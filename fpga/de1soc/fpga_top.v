==> flow/design.v <==
module fpga_top
(
  input  wire       CLOCK_50,
  input  wire       CLOCK2_50,
  input  wire       CLOCK3_50,
  input  wire       CLOCK4_50,
  output wire [6:0] HEX0,
  output wire [6:0] HEX1,
  output wire [6:0] HEX2,
  output wire [6:0] HEX3,
  output wire [6:0] HEX4,
  output wire [6:0] HEX5,
  input  wire [3:0] KEY,
  input  wire [9:0] SW,
  output wire [9:0] LEDR
);
parameter
  N_IN  = 10,
  N_OUT = 24;
reg              req;
wire [N_IN-1:0]  n;
wire             ack;
wire [N_OUT-1:0] result;
wire clk = CLOCK_50;
wire RSTN = KEY[2];
reg [1:0] ff_req_raise = 0;
reg [1:0] ff_req_fall  = 0;
always @(posedge clk) begin
  ff_req_raise <= {ff_req_raise[0], KEY[0]};
  ff_req_fall  <= {ff_req_fall [0], KEY[1]};
end
wire tri_raise = (ff_req_raise == 2'b10);
wire tri_fall  = (ff_req_fall  == 2'b10);
always @(posedge clk or negedge RSTN) begin
  if(~RSTN)
    req <= 0;
  else if(tri_raise)
    req <= 1;
  else if(tri_fall)
    req <= 0;
end
fib
#(
  .N_IN  ( N_IN  ) ,
  .N_OUT ( N_OUT )
) fib_1
(
  .rst_n  ( RSTN   ) ,
  .clk    ( clk    ) ,
  .req    ( req    ) ,
  .n      ( n      ) ,
  .ack    ( ack    ) ,
  .result ( result )
);
assign LEDR[0] = req;
assign LEDR[1] = ack;
assign n = SW;
assign HEX5 = seg7dec(result[23:20]);
assign HEX4 = seg7dec(result[19:16]);
assign HEX3 = seg7dec(result[15:12]);
assign HEX2 = seg7dec(result[11: 8]);
assign HEX1 = seg7dec(result[ 7: 4]);
assign HEX0 = seg7dec(result[ 3: 0]);
function [6:0] seg7dec;
  input [3:0] din;
  begin
    case(din)
      4'h0:    seg7dec = 7'b100_0000;
      4'h1:    seg7dec = 7'b111_1001;
      4'h2:    seg7dec = 7'b010_0100;
      4'h3:    seg7dec = 7'b011_0000;
      4'h4:    seg7dec = 7'b001_1001;
      4'h5:    seg7dec = 7'b001_0010;
      4'h6:    seg7dec = 7'b000_0010;
      4'h7:    seg7dec = 7'b111_1000;
      4'h8:    seg7dec = 7'b000_0000;
      4'h9:    seg7dec = 7'b001_0000;
      4'hA:    seg7dec = 7'b000_1000;
      4'hB:    seg7dec = 7'b000_0011;
      4'hC:    seg7dec = 7'b010_0111;
      4'hD:    seg7dec = 7'b010_0001;
      4'hE:    seg7dec = 7'b000_0110;
      4'hF:    seg7dec = 7'b000_1110;
      default: seg7dec = 7'b111_1111;
    endcase
  end
endfunction
endmodule
`default_nettype none
module fib
#(
  parameter N_IN  = 7,
  parameter N_OUT = 90
)
(
  input  wire             rst_n,
  input  wire             clk,
  input  wire             req,
  input  wire [N_IN-1:0]  n,
  output reg              ack,
  output reg  [N_OUT-1:0] result
);
localparam
  INIT          = 2'b00,
  WAIT_REQ      = 2'b01,
  CALC          = 2'b10,
  WAIT_REQ_FALL = 2'b11;
reg [1:0]       state;
reg [N_IN-1:0]  n_reg;
reg [N_OUT-1:0] n_m1;
reg [N_OUT-1:0] n_m2;
reg [N_IN-1:0]  cnt;
always @(posedge clk or negedge rst_n) begin
  if(~rst_n) begin
    state  <= INIT;
    n_reg  <= 0;
    n_m1   <= 0;
    n_m2   <= 0;
    cnt    <= 0;
    ack    <= 0;
    result <= 0;
  end else begin
    case(state)
      INIT         :begin
        state <= #1 WAIT_REQ;
      end
      WAIT_REQ     :begin
        if( req) begin
          state  <= #1 CALC;
          n_reg  <= #1 n;
          n_m1   <= #1 1;
          n_m2   <= #1 0;
          cnt    <= #1 0;
          ack    <= #1 0;
          result <= #1 0;
        end
      end
      CALC         :begin
        if(cnt == (n_reg-1)) begin
          state  <= #1 WAIT_REQ_FALL;
          result <= #1 n_m1;
        end else begin
          n_m1 <= #1 n_m1 + n_m2;
          n_m2 <= #1 n_m1;
          cnt  <= #1 cnt + 1;
        end
      end
      WAIT_REQ_FALL:begin
        if(~req)
          state <= #1 WAIT_REQ;
        ack <= #1 1;
      end
      default      :begin
        state <= 2'bxx;
      end
    endcase
  end
end
endmodule
`default_nettype wire
==> Step by step through the tools: fpga_top <==
The steps from the RTL of fpga_top to its reports follow in flow order.
Lines are those of the file above, counted from 1.
Operators: Yosys type, input widths -> output width; for muxes data width and select width s.
Cell names lack the library's common part.
{ "design": {"top": "fpga_top", "clk_port": "CLOCK_50", "cell_library": "sky130hd", "lib_corner": "tt_025C_1v80"} }

==> Word level <==
Yosys after proc, flatten, opt, wreduce and memory -nomap, before mapping. Memory bits, and registers merged into a memory's read port (data or address), are not among the register bits. Print and check cells are not counted. Equal cells are merged and count once.
Yosys's memory passes give these memory sizes; they may raise the number of words (mostly to a power of two), join words into wider ones and drop unused or constant bits.
{ "word_totals": {"mem_count": 6, "wordCells": 58, "inputBits": 18, "reg_bits": 100, "mem_bits_ro": 672} }
{ "memory_table": {"columns": ["name", "size", "word_bits", "rd", "write_ports", "line_no", "rtl"], "rows": [
  ["(no name shown)", 16, 7, 1, 0, 67, "case(din)"],
  ["(no name shown)", 16, 7, 1, 0, 67, null],
  ["(no name shown)", 16, 7, 1, 0, 67, null],
  ["(no name shown)", 16, 7, 1, 0, 67, null],
  ["(no name shown)", 16, 7, 1, 0, 67, null],
  ["(no name shown)", 16, 7, 1, 0, 67, null]
]} }
{ "classes": {"muxes": 19, "n_addsub": 3, "reduce_and_logical": 10, "equal": 10} }
{ "op_table": {"columns": ["operator", "count"], "rows": [
  ["$pmux 24 s2", 3],
  ["$mux 24", 5],
  ["$eq 10x32->1", 1],
  ["$add 24x24->24", 1],
  ["$pmux 10 s2", 1],
  ["$mux 10", 2],
  ["$sub 10x1->11 const B", 1],
  ["$add 10x1->10 const B", 1],
  ["$eq 2x2->1 const B", 4],
  ["$pmux 2 s4", 1],
  ["$ne 2x2->1 const B", 3],
  ["$reduce_bool 2->1", 3],
  ["$reduce_and 3->1", 2],
  ["$mux 2", 3],
  ["$reduce_and 2->1", 2],
  ["$reduce_and 4->1", 1],
  ["$reduce_bool 4->1", 1],
  ["$mux 1", 3],
  ["$eq 2x1->1 const B", 1],
  ["$ne 2x1->1 const B", 1],
  ["$logic_not 2->1", 1],
  ["$pmux 1 s2", 1]
]} }

==> Longest topological paths <==
Longest topological path by Yosys (ltp), each cell counted once; first at word level (registers and memories cut), then after technology mapping (sequential cells cut; the memories' decode and read muxes count).
{ "depth": {"word_depth": 4, "abc_area": 1, "ltp_mapped": 15, "ltp_nobuf": 14} }

==> Netlist <==
The flow's flattened synthesis, as Yosys stat reports it; memories are mapped. The netlist is that of the ABC_AREA named above (0 if unset); the other value can give another one.
The area totals of this step are shown rounded.
{ "by_type": {"columns": ["type", "count", "type_area_um2"], "rows": [
  ["dfrtp_1", 97, 2.43E+03],
  ["nand2_1", 421, 1.58E+03],
  ["ha_1", 61, 763.232],
  ["inv_1", 132, 495.475],
  ["nand3_1", 82, 410.394],
  ["o21ai_0", 48, 240.23],
  ["nor2_1", 56, 210.202],
  ["nand3b_1", 26, 195.187],
  ["o21ai_1", 35, 175.168],
  ["a21oi_1", 22, 110.106],
  ["buf_4", 13, 97.594],
  ["or2_2", 15, 93.84],
  ["buf_6", 8, 90.086],
  ["clkbuf_1", 22, 82.579],
  ["nand4_1", 13, 81.328],
  ["dfxtp_1", 4, 80.077],
  ["xnor2_1", 7, 61.309],
  ["xor2_1", 7, 61.309]
]} }
Other cell types: 26; their cells: 57.
{ "mapped": {"mapped_cells": 1126, "seqArea_um2": 2534, "mapped_area_um2": 7712, "ff_cells": 102} }

==> Path before layout <==
Path of least setup slack by OpenSTA after synthesis, without wires, with an ideal clock, recovery checks aside; 20% of the period is set as input and as output delay. Where synthesis merged equal registers, the netlist keeps one of their names.
{ "synth_timing": {"path_type": "register to register", "from": "reg fib_1.n_m2[0]", "to": "reg fib_1.n_m1[14]", "arrival_time_ns": 1.863, "delay_ns": 1.993, "period_ns": 2.87, "t_first_pin_ns": 0.000, "setup_ns": 0.130, "path_buffers": 0, "stages": 12, "setup_slack_ns": 0.878, "period_less_setup_slack_ns": 1.992} }
"delay_ns" is the arrival time less input delay plus setup time.
"stages": output pins that drive a net of the path, with the launching flip-flop's if there is one; two outputs of one cell count as two.
"period_less_setup_slack_ns" is the clock period less the worst setup slack; recovery checks do not enter. This is arithmetic on one report: input and output delays are still those of the set period (20% each).
The rows between start and end are the longest chain of elaborated cells between them; the timing report does not say that the signal goes this way. Where chains are equally long, one stands for them.
Each line given opens the expression or statement behind the cell; cells for indexed reads and writes are added by Yosys, which also makes memories of some case tables.
At most two assigning lines are given for a register; there are more.
{ "synth_between": {"cell_sequence": "dfrtp_1 ha_1 fa_1 nand3_1 nand3_1 nand2_1 nand2_1 nand2_1 nand2_1 or2_2 nand3_1 o21ai_0", "elab_chain_len": 3} }
{ "synth_rtl": {"columns": ["item", "line_no", "rtl"], "rows": [
  ["start, declared", 111, "reg [N_OUT-1:0] n_m2;"],
  ["start, assigned", 118, "n_m2   <= 0;"],
  ["start, assigned", 144, "n_m2 <= #1 n_m1;"],
  ["$add 24x24->24", 143, "n_m1 <= #1 n_m1 + n_m2;"],
  ["$mux 24", 139, "if(cnt == (n_reg-1)) begin"],
  ["$pmux 24 s2", 123, "case(state)"],
  ["end, assigned", 117, "n_m1   <= 0;"],
  ["end, assigned", 143, null],
  ["end, declared", 110, "reg [N_OUT-1:0] n_m1;"]
]} }

==> Worst path after layout <==
From the final timing report of record 1: the path of least setup slack in the routed layout; clock arrival at registers is part of the times.
{ "layout_timing": {"path_type": "register to output", "from": "reg fib_1.result[9]", "to": "out HEX2[3]", "stages": 5, "out_delay_ns": 0.67, "path_buffers": 1, "setup_slack_ns": 0.45, "period_ns": 3.33, "arrival_time_ns": 2.22, "t_first_pin_ns": 0.34} }
The rows between start and end are the longest chain of elaborated cells between them; the timing report does not say that the signal goes this way. Where chains are equally long, one stands for them.
The chain passes a memory read, where the word-level depth is cut; so it can be longer than that depth.
At most two assigning lines are given for a register; there are more.
{ "layout_between": {"cell_sequence": "dfrtp_1 inv_1 ha_1 o311ai_0 clkdlybuf4s50_1", "elab_chain_len": 1} }
{ "layout_rtl": {"columns": ["item", "line_no", "rtl"], "rows": [
  ["start, declared", 101, "output reg  [N_OUT-1:0] result"],
  ["start, assigned", 121, "result <= 0;"],
  ["start, assigned", 141, "result <= #1 n_m1;"],
  ["$mem_v2 16x7", 67, "case(din)"],
  ["end, declared", 9, "output wire [6:0] HEX2,"]
]} }

Lab notebook: fpga_top

Measured results for fpga_top: 2 stored runs of the Yosys and OpenROAD flow on sky130hd. The settings differ; the order carries no meaning. The constraints put input and output delay at 20% of the set period each and load the outputs with 0.01 pF.
"clock_period_reached_ns" = clock period - worst setup slack. The figure is calculated, with input and output delays left at 20% of the set period.
"worst_path_allowed_less_slack_ns" means the part of the period allowed to the worst setup path (the constraints hold back 20% at inputs and 20% at outputs) less its slack; where the path has registers, the arrival times of their clocks count too.
"final_power_w" is the tool's figure for a default switching activity; nothing was simulated.
The results are shown rounded.
[
  {
    "run": "record 1",
    "settings": { "period_ns": 3.33, "CORE_UTILIZATION": 68, "SETUP_SLACK_MARGIN": 0.02, "PLACE_DENSITY_LB_ADDON": 0.27, "CORE_ASPECT_RATIO": 1.45, "CORE_MARGIN": 8, "TNS_END_PERCENT": 30, "ABC_AREA": 1, "CTS_CLUSTER_SIZE": 52, "CAP_MARGIN": 20, "SLEW_MARGIN": 20 },
    "results": { "final_power_w": 0.006234, "setup_worst_slack_ns": 0.447, "worst_path_allowed_less_slack_ns": 2.22, "timing.worst_path_kind": "register to output", "clock_period_reached_ns": 2.883, "final_setup_tns_ns": 0.000, "util_frac": 0.757, "total_die_area_um2": 15060, "finalCellArea_um2": 8501, "synth_chip_area_um2": 7712, "fin_hold_ws_ns": 0.346 }
  },
  {
    "run": "record 2",
    "settings": { "period_ns": 5.52, "CORE_UTILIZATION": 60, "CORE_ASPECT_RATIO": 0.54, "TNS_END_PERCENT": 100, "GPL_TIMING_DRIVEN": 1, "SLEW_MARGIN": 30, "MAX_ROUTING_LAYER": "met4", "CAP_MARGIN": 20, "CORE_MARGIN": 2 },
    "results": { "final_setup_tns_ns": 0.000, "total_die_area_um2": 12440, "synth_chip_area_um2": 6914, "worst_path_allowed_less_slack_ns": 4.00, "timing.worst_path_kind": "register to register", "final_power_w": 0.003405, "setup_worst_slack_ns": 1.524, "fin_hold_ws_ns": 0.363, "util_frac": 0.703, "clock_period_reached_ns": 3.996, "finalCellArea_um2": 7787 }
  }
]
